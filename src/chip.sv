==> flow/design.v <==
`default_nettype none
module my_chip (
    input logic [11:0] io_in,  
    output logic [11:0] io_out,  
    input logic clock,
    input logic reset  
);
    general_pwm PWM_1 (.PWM_PERIOD (io_in[0]), .PWM_DUTY (io_in[1]), 
        .SCL (io_in[11]), .CLK (clock), .reset (reset), .M_OUT (io_out [0]));
    general_pwm PWM_2 (.PWM_PERIOD (io_in[2]), .PWM_DUTY (io_in[3]), 
        .SCL (io_in[11]), .CLK (clock), .reset (reset), .M_OUT (io_out [1]));
    servo_pwm SERVO_1 (.S_IN (io_in[4]), .SCL (io_in[11]), .CLK (clock), 
        .reset (reset), .S_OUT (io_out[2]));
    servo_pwm SERVO_2 (.S_IN (io_in[5]), .SCL (io_in[11]), .CLK (clock), 
        .reset (reset), .S_OUT (io_out[3]));
    decode_module DECODE_1 (.A (io_in[6]), .B (io_in[7]), .clock (clock),
        .reset (reset), .p (io_out[4]), .dir (io_out[5]));
    decode_module DECODE_2 (.A (io_in[8]), .B (io_in[9]), .clock (clock),
        .reset (reset), .p (io_out[6]), .dir (io_out[7]));
endmodule
module general_pwm (input logic PWM_PERIOD,
                    input logic PWM_DUTY, 
                    input logic SCL,
                    input logic CLK, reset,
                    output logic M_OUT);
  logic [15:0] period_reg, duty_reg, period, duty_cycle;
  logic [4:0] twelve_count;
  logic last_in_clk, in_clk_rose;
  assign in_clk_rose = (SCL && !last_in_clk);
    always_ff @(posedge CLK) begin
        last_in_clk <= SCL;
        if (reset) twelve_count <= 0;
        else begin 
            if (in_clk_rose) begin 
              period_reg <= {period_reg[10:0], PWM_PERIOD};
              duty_reg <= {duty_reg[10:0], PWM_DUTY};              
            end
            if (twelve_count == 'd12) begin
                period <= period_reg;
                duty_cycle <= duty_reg;
                twelve_count = 0;
            end
            else twelve_count = twelve_count + 1;
        end
    end
endmodule
module general_pwm_generator (
    input logic clk,
    input logic rst,
    input logic [15:0] period, duty_cycle,
    output logic pwm_out
  );
  logic [15:0] ctr_d;
  always @(posedge clk) begin
    if (rst) begin
      ctr_d <= 1'b0;
      pwm_out <= 1;
    end else begin
      if (ctr_d == period) begin
        ctr_d = 0;
      end
      if (ctr_d < duty_cycle) 
        pwm_out <= 1;
      else 
        pwm_out <= 0;
      ctr_d = ctr_d + 1;
    end
  end
endmodule
module servo_pwm (input logic S_IN, 
                  input logic SCL,
                  input logic CLK, reset,
                  output logic S_OUT);
    logic [7:0] shreg, position;
    logic [3:0] eight_count;
    logic last_in_clk, in_clk_rose;
    assign in_clk_rose = (SCL && !last_in_clk);
    always_ff @(posedge CLK) begin
        last_in_clk <= SCL;
        if (reset) eight_count <= 0;
        else begin 
            if (in_clk_rose) shreg <= {shreg[6:0], S_IN};
            if (eight_count == 'd8) begin
                position <= shreg;
                eight_count = 0;
            end
            else eight_count = eight_count + 1;
        end
    end
    servo_pwm_generator pwm (.clk (CLK), .servo (S_OUT), .rst (reset), .*);
endmodule: servo_pwm
module servo_pwm_generator (
    input clk,
    input rst,
    input [7:0] position,
    output logic servo
  );
  reg pwm_d, pwm_q;
  reg [19:0] ctr_d, ctr_q;
  logic [19:0] temp_val;
  assign temp_val = 1000 + (position << 2) - 12;
  always_ff @(posedge clk) begin
    if (rst) begin
      ctr_d <= 1'b0;
    end else begin
      if (ctr_d == 20000) begin
        ctr_d = 0;
      end
      if (ctr_d < (temp_val)) 
        servo <= 1;
      else 
        servo <= 0;
      ctr_d = ctr_d + 1;
    end
  end
endmodule
module decode_module (input logic A, B, clock, reset,
                      output logic p, dir);
    logic [5:0] diff_count;
    logic A_prev, B_prev;
    always @(posedge clock) begin
        if (reset) begin
            p <= 0;
            dir <= 0;
        end else begin
            if (A & ~A_prev & ~B) begin
                dir <= 1;
            end else if (B & ~B_prev & ~A) begin
                dir <= 0;
            end
            if (A & ~B) begin
                p <= 1;
            end else begin
                p <= 0;
            end
        end
        A_prev <= A;
        B_prev <= B;
    end
endmodule
# [From RTL to reports: general_pwm_generator]
# The steps from the RTL of general_pwm_generator to its reports follow in flow order.
# Lines are those of the file above, counted from 1.
# Operators carry their Yosys type and port widths (W data, S select, Z words).
# A cell with - has no value.
[design] top="general_pwm_generator" clock_port="clk" library="sky130hd" pvt_corner="tt_025C_1v80"

# [Word-level counts]
# Source: Yosys, flattened and elaborated, memories not mapped. Widths are those after wreduce; folded enables and synchronous resets count as part of the registers. Registers that Yosys merges into a memory's read port (data or address) are not register bits. Print and check cells do not count. Equal cells are merged and count once.
[op_classes] n_div=0 reduce_and_logical=0 muxes=3 mul=0 cmp=1 n_eq=1 shift=0 add_sub_neg=1 logic=0
[ops] cell="$mux W16" n=2
[ops] cell="$add A16 B1 Y16 const B" n=1
[ops] cell="$lt A16 B16 Y1" n=1
[ops] cell="$eq A16 B16 Y1" n=1
[ops] cell="$mux W1" n=1
[word_totals] elab_cells=8 clocked_rd_ports_x_width=0 output_inout_bits=1 regBits=17 memories=0 latchBits=0 mem_bits_rw=0 rom_bits=0

# [Logic depth]
# Depth = most cells in a row (Yosys ltp): at word level without a register or memory, in the mapped netlist without a sequential cell, where the memories' decode and read muxes count.
[depth] word_depth=5 ABC_AREA=0 mapped_depth=12 mapped_depth_nobuf=10

# [Synthesis result]
# Source: synth_stat.txt of the flow (Yosys; design flattened, memories mapped). It holds for the ABC_AREA given above (unset counts as 0); a run with the other value may have another netlist.
[mapped] ffs=17 buf_cells=3 area_um2=1377.6 cell_count=168
[types] cell_type="sky130_fd_sc_hd__dfxtp_1" n=17 type_area_um2=340.326
[types] cell_type="sky130_fd_sc_hd__xor2_1" n=24 type_area_um2=210.202
[types] cell_type="sky130_fd_sc_hd__ha_1" n=16 type_area_um2=200.192
[types] cell_type="sky130_fd_sc_hd__and2_1" n=16 type_area_um2=100.096
[types] cell_type="sky130_fd_sc_hd__nor2_1" n=22 type_area_um2=82.579
[types] cell_type="sky130_fd_sc_hd__inv_1" n=15 type_area_um2=56.304
[types] cell_type="sky130_fd_sc_hd__xnor2_1" n=5 type_area_um2=43.792
[types] cell_type="sky130_fd_sc_hd__nand3_1" n=7 type_area_um2=35.034
[types] cell_type="sky130_fd_sc_hd__and3_1" n=4 type_area_um2=25.024
[types] cell_type="sky130_fd_sc_hd__nand4_1" n=4 type_area_um2=25.024
[types] cell_type="sky130_fd_sc_hd__nor2b_1" n=4 type_area_um2=25.024
[types] cell_type="sky130_fd_sc_hd__nor4_2" n=2 type_area_um2=25.024
[types] cell_type="sky130_fd_sc_hd__a21o_1" n=3 type_area_um2=22.522
[types] cell_type="sky130_fd_sc_hd__nand2_1" n=6 type_area_um2=22.522
[types] cell_type="sky130_fd_sc_hd__nor4_1" n=3 type_area_um2=18.768
[types] cell_type="sky130_fd_sc_hd__and4_1" n=2 type_area_um2=17.517
[types] cell_type="sky130_fd_sc_hd__a211oi_2" n=1 type_area_um2=12.512
[types] cell_type="sky130_fd_sc_hd__nand2b_1" n=2 type_area_um2=12.512
# Other cell types: 12; their cells: 15.

# [Path before layout]
# Path of least setup slack by OpenSTA after synthesis, without wires, with an ideal clock, recovery checks aside; 20% of the period is set as input and as output delay. Where synthesis merged equal registers, the netlist keeps one of their names.
[synth_timing] kind="input-to-reg" start="input port period[14]" end="register pwm_out" arrival_time_ns=3.140 path_stages=11 tclk_ns=5.51 path_delay_ns=2.117 in_delay_ns=1.102 t_required_ns=5.431 path_slack_ns=2.291 n_path_buf=1 t_first_pin_ns=1.102 period_less_setup_slack_ns=3.219
# "path_delay_ns" = arrival - input delay + setup time.
# "path_stages" counts driving pins, that of a launching flip-flop among them; a cell with two outputs on the path counts twice.
# "period_less_setup_slack_ns" = period - worst setup slack (recovery checks aside). The figure is calculated, with input and output delays left at 20% of the set period.
# The rows between start and end are the longest chain of elaborated cells between them; the timing report does not say that the signal goes this way. Where chains are equally long, one stands for them.
# Each line given opens the expression or statement behind the cell; cells for indexed reads and writes are added by Yosys, which also makes memories of some case tables.
# At most two assigning lines are given for a register; there are more.
[synth_between] path_cell_list="sky130_fd_sc_hd__xor2_1 sky130_fd_sc_hd__nor4_1 sky130_fd_sc_hd__nand4_2 sky130_fd_sc_hd__clkbuf_1 sky130_fd_sc_hd__and2_1 sky130_fd_sc_hd__ha_1 sky130_fd_sc_hd__a21o_1 sky130_fd_sc_hd__a211oi_1 sky130_fd_sc_hd__o21ai_0 sky130_fd_sc_hd__nor3b_1 sky130_fd_sc_hd__a211oi_2" elab_chain_cells=5
[synth_lines] item="from (decl)" line=50 source="input logic [15:0] period, duty_cycle,"
[synth_lines] item="$eq A16 B16 Y1" line=59 source="if (ctr_d == period) begin"
[synth_lines] item="$mux W16" line=59
[synth_lines] item="$mux W16" line=55 source="if (rst) begin"
[synth_lines] item="$lt A16 B16 Y1" line=62 source="if (ctr_d < duty_cycle)"
[synth_lines] item="$mux W1" line=62
[synth_lines] item="to (assign)" line=63 source="pwm_out <= 1;"
[synth_lines] item="to (assign)" line=65 source="pwm_out <= 0;"
[synth_lines] item="to (decl)" line=51 source="output logic pwm_out"

# Below are 2 stored runs of the flow (Yosys, OpenROAD; platform sky130hd) on general_pwm_generator, each with its settings, unordered. Constraints: input delay and output delay 20% of the set period each, output load 0.01 pF.
run="job 1" settings period_ns=2.25 CORE_UTILIZATION=54 CORE_ASPECT_RATIO=1.62 CORE_MARGIN=7 CELL_PAD_IN_SITES_DETAIL_PLACEMENT=1 SLEW_MARGIN=10 CAP_MARGIN=20
run="job 1" outcome="stopped before the end: placement reported DPL-0033"
run="job 2" settings period_ns=3.1 CORE_UTILIZATION=67 SETUP_SLACK_MARGIN=0.32 GPL_ROUTABILITY_DRIVEN=1 CTS_CLUSTER_DIAMETER=323 CAP_MARGIN=0 MIN_ROUTING_LAYER="met2" MAX_ROUTING_LAYER="met5" CORE_MARGIN=2 SLEW_MARGIN=20
run="job 2" outcome="stopped before the end: clock tree synthesis reported DPL-0038"
